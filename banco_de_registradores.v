==> flow/design.v <==
module banco_de_registradores(
  input clock, 
  input reset,
  input[4:0] br_in_rs_decode,
  input[4:0] br_in_rt_decode,
  output reg[31:0] br_out_R_rs,
  output reg[31:0] br_out_R_rt,
  input wb_enable,
  input[4:0] br_in_dest_wb,
  input[31:0] br_in_data,
  output[31:0] outdisplay0,
  output[31:0] outdisplay1,
  output[31:0] outdisplay2,
  output[31:0] outdisplay3
);
reg [31:0] mem_pos [31:0];
assign outdisplay0 = mem_pos[8];
assign outdisplay1 = mem_pos[9];
assign outdisplay2 = mem_pos[10];
assign outdisplay3 = mem_pos[11];
always @(posedge clock) 
begin
  if(reset == 1) begin
    mem_pos[0] <= 32'b0;
    mem_pos[1] <= 32'b0;
    mem_pos[2] <= 32'b0;
    mem_pos[3] <= 32'b0;
    mem_pos[4] <= 32'b0;
    mem_pos[5] <= 32'b0;
    mem_pos[6] <= 32'b0;
    mem_pos[7] <= 32'b0;
    mem_pos[8] <= 32'b0;
    mem_pos[9] <= 32'b0;
    mem_pos[10] <= 32'b0;
    mem_pos[11] <= 32'b0;
    mem_pos[12] <= 32'b0;
    mem_pos[13] <= 32'b0;
    mem_pos[14] <= 32'b0;
    mem_pos[15] <= 32'b0;
    mem_pos[16] <= 32'b0;
    mem_pos[17] <= 32'b0;
    mem_pos[18] <= 32'b0;
    mem_pos[19] <= 32'b0;
    mem_pos[20] <= 32'b0;
    mem_pos[21] <= 32'b0;
    mem_pos[22] <= 32'b0;
    mem_pos[23] <= 32'b0;
    mem_pos[24] <= 32'b0;
    mem_pos[25] <= 32'b0;
    mem_pos[26] <= 32'b0;
    mem_pos[27] <= 32'b0;
    mem_pos[28] <= 32'b0;
    mem_pos[29] <= 32'b0;
    mem_pos[30] <= 32'b0;
    mem_pos[31] <= 32'b0;
	 end
    else if(wb_enable == 1 && br_in_dest_wb != 4'b0000 ) begin
      mem_pos[br_in_dest_wb] <= br_in_data;
    end 
end
always @(br_in_rs_decode, br_in_rt_decode)
begin
  br_out_R_rs <= mem_pos[br_in_rs_decode];
  br_out_R_rt <= mem_pos[br_in_rt_decode];
end
endmodule
## Step by step through the tools: banco_de_registradores

Tool output for the design above, in the order of the flow.
Line numbers count from 1 in the design file above.
Library cell names are shortened.
The mark - stands for no value.

- Top module: banco_de_registradores
- Clock: clock
- Library: sky130hd
- Library corner: tt_025C_1v80

## Word level

Source: Yosys, flattened and elaborated, memories not mapped. Widths are those after wreduce; folded enables and synchronous resets count as part of the registers. Registers that Yosys merges into a memory's read port (data or address) are not register bits. Print and check cells do not count. Equal cells are merged and count once.
Memory sizes are those after Yosys's memory passes, which may raise the word count (mostly to a power of two), join words into wider ones and drop unused or constant bits.

- Register bits after elaboration: 0
- RAM bits: 1024
- Memory cells: 1
- Input port bits: 50
- Output and inout port bits: 192
- Word-level cells: 10

Memory list:

| memory | depth | width | RTL line | source |
|---|---|---|---|---|
| mem_pos | 32 | 32 | 16 | `reg [31:0] mem_pos [31:0];` |

- Multiplexer cells: 7
- Reductions and logical operators: 2

Operators with widths:

| operator | count |
|---|---|
| 32-bit two-way mux | 2 |
| 5-bit two-way mux | 2 |
| 5-bit nonzero test | 1 |
| 1-bit two-way mux | 3 |
| 1-bit logical AND | 1 |

## Longest topological paths

Depth = most cells in a row (Yosys ltp): at word level without a register or memory, in the mapped netlist without a sequential cell, where the memories' decode and read muxes count.

- Depth in word-level cells: 4
- ABC_AREA: 0
- Depth in mapped cells: 8
- Mapped depth without buffers: 5

## After synthesis

Source: synth_stat.txt of the flow (Yosys; design flattened, memories mapped). It holds for the ABC_AREA given above (unset counts as 0); a run with the other value may have another netlist.

Cell types:

| type | count | area in all (um^2) |
|---|---|---|
| edfxtp_1 | 1024 | 3.07E+04 |
| mux2i_1 | 1024 | 1.02E+04 |
| and2_1 | 994 | 6.22E+03 |
| a22oi_1 | 192 | 1.44E+03 |
| a22o_1 | 128 | 1.12E+03 |
| nand3_1 | 193 | 965.926 |
| a21oi_1 | 192 | 960.922 |
| clkbuf_1 | 227 | 852.067 |
| nand2_1 | 196 | 735.706 |
| buf_4 | 81 | 608.083 |
| a31oi_1 | 64 | 400.384 |
| buf_2 | 78 | 390.374 |
| nor3_1 | 64 | 320.307 |
| or2_2 | 33 | 206.448 |
| clkbuf_2 | 35 | 175.168 |
| nor2_4 | 11 | 123.869 |
| nor2_1 | 21 | 78.826 |
| buf_1 | 20 | 75.072 |

Other cell types: 11; their cells: 28.

- Cells in the netlist: 4605
- Cell area after synthesis: 55896.1 um^2
- Sequential area: 30749.5 um^2
- Flip-flops: 1024
- Buffer cells: 446

## Worst setup path after synthesis

OpenSTA on the mapped netlist: ideal clock, no wires. The path of least setup slack (recovery checks aside). Input and output delay are each 20% of the period. Register names are those of the netlist, which keeps one name where synthesis merged equal registers.

- Path kind: input to output
- From: in br_in_rt_decode[1]
- To: out br_out_R_rt[11]
- Clock period: 2260 ps
- Input delay: 452 ps
- External output delay: 452 ps
- Launch time at the first pin: 452 ps
- Data arrival time: 1634 ps
- Data required time: 1808 ps
- Path slack: 174 ps
- Path delay: 1182 ps
- Stages on the path: 8
- Path buffers: 4
- Synthesis period reached: 2086 ps

"path delay" is the arrival time less input delay plus setup time.
A path that ends at an output port has no setup time.
"stages on the path" counts driving pins, that of a launching flip-flop among them; a cell with two outputs on the path counts twice.
"synthesis period reached" = period - worst setup slack (recovery checks aside). The figure is calculated, with input and output delays left at 20% of the set period.
The rows between start and end are the longest chain of elaborated cells between them; the timing report does not say that the signal goes this way. Where chains are equally long, one stands for them.
A line is the first line of the expression or statement that the cell stems from. Yosys adds cells for indexed reads and writes and turns some case tables into memories.
The chain passes a memory read, where the word-level depth is cut; so it can be longer than that depth.

- Cell sequence: buf_2 > buf_6 > buf_4 > buf_2 > mux2i_1 > nand2_1 > a31oi_1 > nand3_1
- Cells in the longest elaborated chain: 1
- Elaborated cells on any way between the ends: 1
- RTL lines with such cells: 1
- Those cells by class: memory: 1

RTL lines, path after synthesis:

| element | RTL line | source |
|---|---|---|
| start, declared | 5 | `input[4:0] br_in_rt_decode,` |
| memory 32 x 32 bit | 16 | `reg [31:0] mem_pos [31:0];` |
| end, declared | 7 | `output reg[31:0] br_out_R_rt,` |

## Path in the finished layout

From the final timing report of record 1: the path of least setup slack in the routed layout; clock arrival at registers is part of the times.
The path's times are printed in steps of 10 ps; the period is the one set.

- Path kind: register to output
- From: mem mem_pos[7][0]
- To: out br_out_R_rs[0]
- Clock period: 1510 ps
- External output delay: 300 ps
- Launch time at the first pin: 750 ps
- Data arrival time: 2220 ps
- Data required time: 1210 ps
- Path slack: -1010 ps
- Stages on the path: 7
- Path buffers: 1

The rows between start and end are the longest chain of elaborated cells between them; the timing report does not say that the signal goes this way. Where chains are equally long, one stands for them.
The chain passes a memory read, where the word-level depth is cut; so it can be longer than that depth.

- Cell sequence: edfxtp_1 > mux2i_2 > a22o_1 > nor3_1 > a31oi_1 > nand3_2 > buf_6
- Cells in the longest elaborated chain: 1
- Elaborated cells on any way between the ends: 1
- RTL lines with such cells: 1
- Those cells by class: memory: 1

RTL lines, path after layout:

| element | RTL line | source |
|---|---|---|
| start, declared | 16 | `reg [31:0] mem_pos [31:0];` |
| memory 32 x 32 bit | 16 |  |
| end, declared | 6 | `output reg[31:0] br_out_R_rs,` |

==> results <==
Top module banco_de_registradores; platform sky130hd; tools Yosys and OpenROAD; 2 stored runs in no particular order. Input and output delays are each 20% of the period that was set; the output load is 0.01 pF.
"clock period reached" means the clock period less the worst setup slack. The figure is calculated, with input and output delays left at 20% of the set period.
"allowed time less slack (worst setup path)" means the part of the period allowed to the worst setup path (the constraints hold back 20% at inputs and 20% at outputs) less its slack; where the path has registers, the arrival times of their clocks count too.
"total power of the final layout" is the tool's figure for a default switching activity; nothing was simulated.
"allowed time less slack (worst setup path)" is given in steps of 10 ps.

### Record 1

Settings: `period_ns=1.51`, `CAP_MARGIN=20`, `CORE_MARGIN=2`, `CORE_UTILIZATION=40`, `SLEW_MARGIN=20`

- Die footprint: 142748.0 um^2
- Worst setup slack after layout: -1013 ps
- Utilization after layout: 53.1%
- Setup total negative slack: -85765 ps
- Total power of the final layout: 74213 uW
- Standard-cell area after routing: 73860.8 um^2
- Worst-case hold slack: 135 ps
- Post-synthesis cell area: 55896.1 um^2
- Clock period reached: 2523 ps
- Allowed time less slack (worst setup path): 2220 ps
- Critical path type: register to output

### Record 2

Settings: `period_ns=2.92`, `CORE_UTILIZATION=30`, `PLACE_DENSITY=0.8`, `CORE_MARGIN=3`, `GPL_TIMING_DRIVEN=1`, `SLEW_MARGIN=0`, `CAP_MARGIN=20`

- Die footprint: 191538.0 um^2
- Worst setup slack after layout: -45 ps
- Utilization after layout: 38.9%
- Setup total negative slack: -173 ps
- Total power of the final layout: 36676 uW
- Standard-cell area after routing: 71618.7 um^2
- Worst-case hold slack: 480 ps
- Post-synthesis cell area: 55896.1 um^2
- Clock period reached: 2965 ps
- Allowed time less slack (worst setup path): 1800 ps
- Critical path type: input to output
